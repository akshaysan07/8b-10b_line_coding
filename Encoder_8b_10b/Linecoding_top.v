==> flow/design.v <==
`timescale 1ns / 1ps
module linecoding_top(
    input wire [7:0] data_in,
    input wire       clk,
    input wire       rst,
    output wire [7:0] decoded);
    wire rd;
    wire [9:0] data_out;
    encoder_8b10b EN1(data_in,clk,rst,data_out,rd);
    decoder_10b8b DE1(data_out,rd,clk,rst,decoded);
endmodule
`timescale 1ns / 1ps
module decoder_10b8b(
    input wire [9:0] data_in,
    input wire       rd,
    input wire       clk,
    input wire       rst,
    output reg [7:0] data_out);
    reg [7:0] decoded;
    reg rd_prev;
    always @(posedge clk, negedge rst) begin
        if(!rst)begin
            data_out = 8'd0;
            rd_prev = 0;
        end
        else begin
            data_out = decoded;
            rd_prev = rd;
        end
    end
    always @(*) begin
        case (rd_prev)
        1'b0: begin
            case (data_in[3:0])
                4'b1011: decoded[7:5] = 3'b000;
                4'b1001: decoded[7:5] = 3'b001;
                4'b0101: decoded[7:5] = 3'b010;
                4'b1100: decoded[7:5] = 3'b011;
                4'b1101: decoded[7:5] = 3'b100;
                4'b1010: decoded[7:5] = 3'b101;
                4'b0110: decoded[7:5] = 3'b110;
                4'b1110: decoded[7:5] = 3'b111;
                default: decoded[7:5] = 3'bxxx;  
            endcase
            case (data_in[9:4])   
                6'b100111: decoded[4:0] = 5'd0;
                6'b011101: decoded[4:0] = 5'd1;
                6'b101101: decoded[4:0] = 5'd2;
                6'b110001: decoded[4:0] = 5'd3;   
                6'b110101: decoded[4:0] = 5'd4;
                6'b101001: decoded[4:0] = 5'd5;   
                6'b011001: decoded[4:0] = 5'd6;
                6'b111000: decoded[4:0] = 5'd7;
                6'b111001: decoded[4:0] = 5'd8;
                6'b100101: decoded[4:0] = 5'd9;   
                6'b010101: decoded[4:0] = 5'd10;
                6'b110100: decoded[4:0] = 5'd11;
                6'b001101: decoded[4:0] = 5'd12;
                6'b101100: decoded[4:0] = 5'd13;   
                6'b011100: decoded[4:0] = 5'd14;
                6'b010111: decoded[4:0] = 5'd15;
                6'b011011: decoded[4:0] = 5'd16;
                6'b100011: decoded[4:0] = 5'd17;
                6'b010011: decoded[4:0] = 5'd18;
                6'b110010: decoded[4:0] = 5'd19;
                6'b001011: decoded[4:0] = 5'd20;
                6'b101010: decoded[4:0] = 5'd21;   
                6'b011010: decoded[4:0] = 5'd22;
                6'b111010: decoded[4:0] = 5'd23;
                6'b001100: decoded[4:0] = 5'd24;
                6'b100110: decoded[4:0] = 5'd25;   
                6'b010110: decoded[4:0] = 5'd26;
                6'b110110: decoded[4:0] = 5'd27;
                6'b001110: decoded[4:0] = 5'd28;
                6'b101110: decoded[4:0] = 5'd29;
                6'b011110: decoded[4:0] = 5'd30;
                6'b101011: decoded[4:0] = 5'd31;   
                default: decoded[4:0] = 5'bxxxxx;   
            endcase
            end
        1'b1: begin
            case (data_in[3:0])   
                4'b0100: decoded[7:5] = 3'b000;
                4'b1001: decoded[7:5] = 3'b001;
                4'b0101: decoded[7:5] = 3'b010;
                4'b0011: decoded[7:5] = 3'b011;
                4'b0010: decoded[7:5] = 3'b100;
                4'b1010: decoded[7:5] = 3'b101;
                4'b0110: decoded[7:5] = 3'b110;
                4'b0001: decoded[7:5] = 3'b111;
                default: decoded[7:5] = 3'bxxx;   
            endcase
            case (data_in[9:4])   
                6'b011000: decoded[4:0] = 5'd0;
                6'b100010: decoded[4:0] = 5'd1;
                6'b010010: decoded[4:0] = 5'd2;
                6'b110001: decoded[4:0] = 5'd3;   
                6'b001010: decoded[4:0] = 5'd4;
                6'b101001: decoded[4:0] = 5'd5;   
                6'b011001: decoded[4:0] = 5'd6;
                6'b000111: decoded[4:0] = 5'd7;
                6'b000110: decoded[4:0] = 5'd8;
                6'b100101: decoded[4:0] = 5'd9;   
                6'b010101: decoded[4:0] = 5'd10;
                6'b110100: decoded[4:0] = 5'd11;
                6'b001101: decoded[4:0] = 5'd12;
                6'b101100: decoded[4:0] = 5'd13;   
                6'b011100: decoded[4:0] = 5'd14;
                6'b101000: decoded[4:0] = 5'd15;
                6'b100100: decoded[4:0] = 5'd16;
                6'b100011: decoded[4:0] = 5'd17;
                6'b010011: decoded[4:0] = 5'd18;
                6'b110010: decoded[4:0] = 5'd19;
                6'b001011: decoded[4:0] = 5'd20;
                6'b101010: decoded[4:0] = 5'd21;   
                6'b011010: decoded[4:0] = 5'd22;
                6'b000101: decoded[4:0] = 5'd23;
                6'b001100: decoded[4:0] = 5'd24;
                6'b100110: decoded[4:0] = 5'd25;   
                6'b010110: decoded[4:0] = 5'd26;
                6'b001001: decoded[4:0] = 5'd27;
                6'b001110: decoded[4:0] = 5'd28;
                6'b010001: decoded[4:0] = 5'd29;
                6'b100001: decoded[4:0] = 5'd30;
                6'b010100: decoded[4:0] = 5'd31;   
                default: decoded[4:0] = 5'bxxxxx;   
            endcase   
        end       
        endcase
    end
endmodule
`timescale 1ns / 1ps
module encoder_8b10b (
    input wire [7:0] data_in,
    input wire       clk,
    input wire       rst,
    output reg [9:0] data_out,
    output reg       rd);
    wire [9:0] encoded;
    reg [3:0] count; 
    reg       new_rd;
    table_8b10b TB1(data_in,rd,encoded);
    always @(posedge clk, negedge rst) begin
        if (!rst) begin
            data_out <= 10'd0;
            rd <= 1'b0;  
        end
        else begin
            data_out <= encoded;
            rd <= new_rd;
        end
    end
    always @(*) begin
        count = noofones(encoded);
        if(count > 4'd5)
            new_rd = 1'b1;
        else if(count < 4'd5)
            new_rd = 1'b0;
        else 
            new_rd = rd;        
    end
    function integer noofones(input [9:0] enc);
        integer j;
        integer ones;
        begin
            ones = 0;
            for (j = 0; j < 10; j = j + 1) begin
                ones = ones + enc[j];   
            end
            noofones = ones;
        end        
    endfunction
endmodule
`timescale 1ns / 1ps
module table_8b10b (
    input [7:0] data_in,
    input       rd,
    output reg [9:0] encoded
);
    always @(*) begin
        case (rd)
        1'b0: begin
            case (data_in[7:5])
                3'b000: encoded[3:0] = 4'b1011;
                3'b001: encoded[3:0] = 4'b1001;
                3'b010: encoded[3:0] = 4'b0101;
                3'b011: encoded[3:0] = 4'b1100;
                3'b100: encoded[3:0] = 4'b1101;
                3'b101: encoded[3:0] = 4'b1010;
                3'b110: encoded[3:0] = 4'b0110;
                3'b111: encoded[3:0] = 4'b1110;
                default: encoded[3:0] = 4'bxxxx;  
            endcase
            case (data_in[4:0])  
                5'd0 : encoded[9:4] = 6'b100111;
                5'd1 : encoded[9:4] = 6'b011101;
                5'd2 : encoded[9:4] = 6'b101101;
                5'd3 : encoded[9:4] = 6'b110001;   
                5'd4 : encoded[9:4] = 6'b110101;
                5'd5 : encoded[9:4] = 6'b101001;   
                5'd6 : encoded[9:4] = 6'b011001;
                5'd7 : encoded[9:4] = 6'b111000;
                5'd8 : encoded[9:4] = 6'b111001;
                5'd9 : encoded[9:4] = 6'b100101;   
                5'd10: encoded[9:4] = 6'b010101;
                5'd11: encoded[9:4] = 6'b110100;
                5'd12: encoded[9:4] = 6'b001101;
                5'd13: encoded[9:4] = 6'b101100;   
                5'd14: encoded[9:4] = 6'b011100;
                5'd15: encoded[9:4] = 6'b010111;
                5'd16: encoded[9:4] = 6'b011011;
                5'd17: encoded[9:4] = 6'b100011;
                5'd18: encoded[9:4] = 6'b010011;
                5'd19: encoded[9:4] = 6'b110010;
                5'd20: encoded[9:4] = 6'b001011;
                5'd21: encoded[9:4] = 6'b101010;   
                5'd22: encoded[9:4] = 6'b011010;
                5'd23: encoded[9:4] = 6'b111010;
                5'd24: encoded[9:4] = 6'b110011;
                5'd25: encoded[9:4] = 6'b100110;   
                5'd26: encoded[9:4] = 6'b010110;
                5'd27: encoded[9:4] = 6'b110110;
                5'd28: encoded[9:4] = 6'b001110;
                5'd29: encoded[9:4] = 6'b101110;
                5'd30: encoded[9:4] = 6'b011110;
                5'd31: encoded[9:4] = 6'b101011;   
                default: encoded[9:4] = 6'bxxxxxx;  
            endcase
        end
        1'b1: begin
            case (data_in[7:5])
                3'b000: encoded[3:0] = 4'b0100;
                3'b001: encoded[3:0] = 4'b1001;
                3'b010: encoded[3:0] = 4'b0101;
                3'b011: encoded[3:0] = 4'b0011;
                3'b100: encoded[3:0] = 4'b0010;
                3'b101: encoded[3:0] = 4'b1010;
                3'b110: encoded[3:0] = 4'b0110;
                3'b111: encoded[3:0] = 4'b0001;
                default: encoded[3:0] = 4'bxxxx;  
            endcase
            case (data_in[4:0])  
                5'd0 : encoded[9:4] = 6'b011000;
                5'd1 : encoded[9:4] = 6'b100010;
                5'd2 : encoded[9:4] = 6'b010010;
                5'd3 : encoded[9:4] = 6'b110001;   
                5'd4 : encoded[9:4] = 6'b001010;
                5'd5 : encoded[9:4] = 6'b101001;   
                5'd6 : encoded[9:4] = 6'b011001;
                5'd7 : encoded[9:4] = 6'b000111;
                5'd8 : encoded[9:4] = 6'b000110;
                5'd9 : encoded[9:4] = 6'b100101;   
                5'd10: encoded[9:4] = 6'b010101;
                5'd11: encoded[9:4] = 6'b110100;
                5'd12: encoded[9:4] = 6'b001101;
                5'd13: encoded[9:4] = 6'b101100;   
                5'd14: encoded[9:4] = 6'b011100;
                5'd15: encoded[9:4] = 6'b101000;
                5'd16: encoded[9:4] = 6'b100100;
                5'd17: encoded[9:4] = 6'b100011;
                5'd18: encoded[9:4] = 6'b010011;
                5'd19: encoded[9:4] = 6'b110010;
                5'd20: encoded[9:4] = 6'b001011;
                5'd21: encoded[9:4] = 6'b101010;   
                5'd22: encoded[9:4] = 6'b011010;
                5'd23: encoded[9:4] = 6'b000101;
                5'd24: encoded[9:4] = 6'b001100;
                5'd25: encoded[9:4] = 6'b100110;   
                5'd26: encoded[9:4] = 6'b010110;
                5'd27: encoded[9:4] = 6'b001001;
                5'd28: encoded[9:4] = 6'b001110;
                5'd29: encoded[9:4] = 6'b010001;
                5'd30: encoded[9:4] = 6'b100001;
                5'd31: encoded[9:4] = 6'b010100;   
                default: encoded[9:4] = 6'bxxxxxx;  
            endcase
        end
        endcase
    end
endmodule
### Tool chain data of linecoding_top

Tool output for the design above, in the order of the flow.
Line numbers count from 1 in the design file above.
A cell with -- has no value.

| set-up | value |
|---|---|
| design top | linecoding_top |
| clock port | clk |
| library | sky130hd |
| library corner | tt_025C_1v80 |

### Word-level counts

Yosys after proc, flatten, opt, wreduce and memory -nomap, before mapping. Memory bits, and registers merged into a memory's read port (data or address), are not among the register bits. Print and check cells are not counted.
Yosys's memory passes give these memory sizes; they may raise the number of words (mostly to a power of two), join words into wider ones and drop unused or constant bits.

| bit counts | value |
|---|---|
| input port bits | 10 |
| RAM bits | 0 |
| word width x clocked read ports | 0 |
| flip-flop bits (word level) | 20 |
| latch bits | 0 |
| memories | 8 |
| output and inout port bits | 8 |
| ROM bits | 1184 |
| cells after elaboration | 32 |

Memory list:

| name | depth | width | rd ports | write ports | RTL line | RTL |
|---|---|---|---|---|---|---|
| (no name shown) | 64 | 5 | 1 | 0 | 45 | `case (data_in[9:4])` |
| (no name shown) | 64 | 5 | 1 | 0 | 93 | `case (data_in[9:4])` |
| (no name shown) | 32 | 6 | 1 | 0 | 194 | `case (data_in[4:0])` |
| (no name shown) | 32 | 6 | 1 | 0 | 242 | `case (data_in[4:0])` |
| (no name shown) | 16 | 3 | 1 | 0 | 34 | `case (data_in[3:0])` |
| (no name shown) | 16 | 3 | 1 | 0 | 82 | `case (data_in[3:0])` |

Memories not listed: 2.

| operators by class | value |
|---|---|
| equality and inequality tests | 0 |
| $lt $le $gt $ge | 2 |
| add/sub/neg operators | 9 |
| multiply operators | 0 |
| shifts and indexed selects | 0 |
| reductions and logical operators | 1 |
| multiplexer cells | 6 |
| bitwise gates (word level) | 2 |
| div/mod/pow operators | 0 |

Operator list:

| operator | number |
|---|---|
| 4-bit by 1-bit adder with 4-bit output | 8 |
| 6-bit parallel mux with 2-bit select | 1 |
| 5-bit parallel mux with 2-bit select | 1 |
| 4-bit parallel mux with 2-bit select | 1 |
| 3-bit parallel mux with 2-bit select | 1 |
| 4-bit by 3-bit > comparator with 1-bit output (second input constant) | 1 |
| 4-bit by 3-bit < comparator with 1-bit output (second input constant) | 1 |
| 1-bit by 1-bit adder with 2-bit output | 1 |
| 1-bit inverter | 2 |
| 2-bit nonzero test | 1 |
| 1-bit two-way mux | 2 |

### Longest topological paths

Longest topological path by Yosys (ltp), each cell counted once; first at word level (registers and memories cut), then after technology mapping (sequential cells cut; the memories' decode and read muxes count).

| depth | value |
|---|---|
| word-level depth | 14 |
| ABC_AREA | 0 |
| gate-level depth with buffers | 15 |
| mapped depth without buffers | 14 |

### Mapped cells and area

The flow's flattened synthesis, as Yosys stat reports it; memories are mapped. The netlist is that of the ABC_AREA named above (0 if unset); the other value can give another one.

| synthesis totals | value |
|---|---|
| mapped cells | 301 |
| buffers | 28 |
| sequential part of the area | 500.5 µm² |
| flip-flops | 20 |
| synthesis area | 2469.9 µm² |

Cell types:

| cell | number | total area (µm²) |
|---|---|---|
| sky130_fd_sc_hd__dfrtp_1 | 20 | 500.48 |
| sky130_fd_sc_hd__ha_1 | 13 | 162.656 |
| sky130_fd_sc_hd__fa_1 | 6 | 120.115 |
| sky130_fd_sc_hd__a21oi_1 | 22 | 110.106 |
| sky130_fd_sc_hd__nor2_1 | 26 | 97.594 |
| sky130_fd_sc_hd__nand2b_1 | 15 | 93.84 |
| sky130_fd_sc_hd__inv_1 | 19 | 71.318 |
| sky130_fd_sc_hd__o21ai_0 | 14 | 70.067 |
| sky130_fd_sc_hd__buf_2 | 12 | 60.058 |
| sky130_fd_sc_hd__mux2i_1 | 6 | 60.058 |
| sky130_fd_sc_hd__nand2_1 | 15 | 56.304 |
| sky130_fd_sc_hd__buf_6 | 4 | 45.043 |
| sky130_fd_sc_hd__xnor2_1 | 5 | 43.792 |
| sky130_fd_sc_hd__buf_12 | 2 | 40.038 |
| sky130_fd_sc_hd__nor3_1 | 8 | 40.038 |
| sky130_fd_sc_hd__mux2_2 | 3 | 33.782 |
| sky130_fd_sc_hd__a2111oi_2 | 2 | 30.029 |
| sky130_fd_sc_hd__a21o_1 | 4 | 30.029 |

Not listed: further types 57, cells in them 105.
The figures by module come from a second, unflattened synthesis with its own total; it is not the netlist above.

| unflattened totals | value |
|---|---|
| cell total of the unflattened synthesis | 280 |
| area (unflattened synthesis) | 2352.3 µm² |

Rows give one instance, submodules left out.

By module:

| module | area (µm²) | seq. area (µm²) | times used | cells |
|---|---|---|---|---|
| decoder_10b8b | 1003.5 | 225.2 | 1 | 120 |
| table_8b10b | 842.1 | 0.0 | 1 | 122 |
| encoder_8b10b | 506.7 | 275.3 | 1 | 38 |
| linecoding_top | 0.0 | 0.0 | 1 | 0 |

### Worst setup path after synthesis

OpenSTA on the mapped netlist: ideal clock, no wires. The path of least setup slack (recovery checks aside). Input and output delay are each 20% of the period. Register names are those of the netlist, which keeps one name where synthesis merged equal registers.

| timing post-synthesis | value |
|---|---|
| kind | in2reg |
| start point | input port data_in[0] |
| end point | register EN1.rd |
| stages on the path | 14 |
| delay of the path | 4008 ps |
| external input delay | 1006 ps |
| slack | 16 ps |
| buffers on the path | 1 |
| launch time at the first pin | 1006 ps |
| required time | 4906 ps |
| period | 5030 ps |
| arrival | 4890 ps |
| library setup time | 124 ps |
| synthesis period reached | 5014 ps |

"delay of the path" is the arrival time less input delay plus setup time.
"stages on the path" counts driving pins, that of a launching flip-flop among them; a cell with two outputs on the path counts twice.
"synthesis period reached" = period - worst setup slack (recovery checks aside). The figure is calculated, with input and output delays left at 20% of the set period.
The rows between start and end are the longest chain of elaborated cells between them; the timing report does not say that the signal goes this way. Where chains are equally long, one stands for them.
A line is the first line of the expression or statement that the cell stems from. Yosys adds cells for indexed reads and writes and turns some case tables into memories.
The chain passes a memory read, where the word-level depth is cut; so it can be longer than that depth.

| on the way, post-synthesis | value |
|---|---|
| cell sequence | sky130_fd_sc_hd__inv_1 -> sky130_fd_sc_hd__ha_1 -> sky130_fd_sc_hd__buf_4 -> sky130_fd_sc_hd__mux2_4 -> sky130_fd_sc_hd__a31o_1 -> sky130_fd_sc_hd__nor3_1 -> sky130_fd_sc_hd__a221o_1 -> sky130_fd_sc_hd__fa_1 -> sky130_fd_sc_hd__fa_1 -> sky130_fd_sc_hd__fa_1 -> sky130_fd_sc_hd__fa_1 -> sky130_fd_sc_hd__fa_1 -> sky130_fd_sc_hd__xor2_1 -> sky130_fd_sc_hd__a211o_1 |
| length of the longest elaborated chain | 11 |
| elaborated cells on any way between the ends | 14 |
| RTL lines with such cells | 6 |
| classes of those cells | 6 x add/sub; 2 x compare; 3 x mux; 1 x reduce/logical; 2 x memory |

Ends and longest elaborated chain, post-synthesis:

| item | RTL line | RTL |
|---|---|---|
| start, declared | 3 | `input wire [7:0] data_in,` |
| memory read 32 x 6 bit | 242 | `case (data_in[4:0])` |
| 6-bit parallel mux with 2-bit select | 181 | `case (rd)` |
| 4-bit by 1-bit adder with 4-bit output (6 in a row) | 168 | `ones = ones + enc[j];` |
| 4-bit by 3-bit < comparator with 1-bit output | 157 | `else if(count < 4'd5)` |
| 1-bit two-way mux | 157 |  |
| 1-bit two-way mux | 155 | `if(count > 4'd5)` |
| end, assigned | 146 | `rd <= 1'b0;` |
| end, assigned | 150 | `rd <= new_rd;` |
| end, declared | 138 | `output reg       rd);` |

### Timing after layout

From the final timing report of run 2: the path of least setup slack in the routed layout; clock arrival at registers is part of the times.
The path's times are printed in steps of 10 ps; the period is the one set.

| timing after layout | value |
|---|---|
| kind | in2reg |
| start point | input port data_in[0] |
| end point | register EN1.rd |
| stages on the path | 15 |
| launch time at the first pin | 820 ps |
| buffers on the path | 2 |
| slack | -380 ps |
| required time | 4250 ps |
| arrival | 4630 ps |
| external input delay | 820 ps |
| period | 4110 ps |
| library setup time | 110 ps |

The rows between start and end are the longest chain of elaborated cells between them; the timing report does not say that the signal goes this way. Where chains are equally long, one stands for them.
The chain passes a memory read, where the word-level depth is cut; so it can be longer than that depth.

| on the way, after layout | value |
|---|---|
| cell sequence | sky130_fd_sc_hd__buf_8 -> sky130_fd_sc_hd__inv_4 -> sky130_fd_sc_hd__buf_6 -> sky130_fd_sc_hd__ha_4 -> sky130_fd_sc_hd__mux2_4 -> sky130_fd_sc_hd__a31o_1 -> sky130_fd_sc_hd__o22ai_2 -> sky130_fd_sc_hd__a221o_1 -> sky130_fd_sc_hd__fa_1 -> sky130_fd_sc_hd__fa_1 -> sky130_fd_sc_hd__fa_1 -> sky130_fd_sc_hd__fa_2 -> sky130_fd_sc_hd__fa_2 -> sky130_fd_sc_hd__o21ai_2 -> sky130_fd_sc_hd__a211o_1 |
| length of the longest elaborated chain | 11 |
| elaborated cells on any way between the ends | 14 |
| RTL lines with such cells | 6 |
| classes of those cells | 6 x add/sub; 2 x compare; 3 x mux; 1 x reduce/logical; 2 x memory |

Ends and longest elaborated chain, after layout:

| item | RTL line | RTL |
|---|---|---|
| start, declared | 3 | `input wire [7:0] data_in,` |
| memory read 32 x 6 bit | 242 | `case (data_in[4:0])` |
| 6-bit parallel mux with 2-bit select | 181 | `case (rd)` |
| 4-bit by 1-bit adder with 4-bit output (6 in a row) | 168 | `ones = ones + enc[j];` |
| 4-bit by 3-bit < comparator with 1-bit output | 157 | `else if(count < 4'd5)` |
| 1-bit two-way mux | 157 |  |
| 1-bit two-way mux | 155 | `if(count > 4'd5)` |
| end, assigned | 146 | `rd <= 1'b0;` |
| end, assigned | 150 | `rd <= new_rd;` |
| end, declared | 138 | `output reg       rd);` |

Subject: flow runs of linecoding_top

Hi,

2 stored runs of linecoding_top in the flow (synthesis by Yosys, layout by OpenROAD, sky130hd cells), in arbitrary order. Constraints: input delay and output delay 20% of the set period each, output load 0.01 pF.
By "period achieved" is meant the clock period of the run minus its worst setup slack. This is arithmetic on one report: input and output delays are still those of the set period (20% each).
"allowed time less slack (worst setup path)" means the part of the period allowed to the worst setup path (the constraints hold back 20% at inputs and 20% at outputs) less its slack; where the path has registers, the arrival times of their clocks count too.
"total power after layout": no workload was simulated; the value follows from the tool's default switching activity.
"allowed time less slack (worst setup path)" is known to 10 ps.
Among the settings, - means not set for that run.
A result given as - is not shown for that run.

| run | period_ns | CORE_UTILIZATION | SETUP_SLACK_MARGIN | PLACE_DENSITY_LB_ADDON | CORE_MARGIN | CELL_PAD_IN_SITES_DETAIL_PLACEMENT | TNS_END_PERCENT | GPL_TIMING_DRIVEN | CAP_MARGIN | SLEW_MARGIN | MIN_ROUTING_LAYER | MAX_ROUTING_LAYER | ABC_AREA | CTS_CLUSTER_SIZE | CTS_CLUSTER_DIAMETER | total power after layout (µW) | post-route worst hold slack (ps) | allowed time less slack (worst setup path) (ps) | worst setup path type | final utilization (%) | total die area (µm²) | total negative slack (ps) | area of the standard cells in the finished layout (µm²) | worst setup slack after layout (ps) | area of the synthesized netlist (µm²) | period achieved (ps) |
|---|---|---|---|---|---|---|---|---|---|---|---|---|---|---|---|---|---|---|---|---|---|---|---|---|---|---|
| run 1 | 6.29 | 56 | 1.38 | 0.23 | 10 | 2 | 45 | 0 | 25 | 40 | met1 | met5 | - | - | - | - | - | - | - | - | - | - | - | - | - | - |
| run 2 | 4.11 | 19 | -0.18 | 0.3 | 3 | 1 | 10 | - | 20 | 20 | - | - | 0 | 47 | 362 | 2236 | 534 | 3670 | in2reg | 25.4 | 14403.6 | -383 | 3224.3 | -383 | 2469.9 | 4493 |

Run 1: did not finish, placement stopped with DPL-0033

Regards
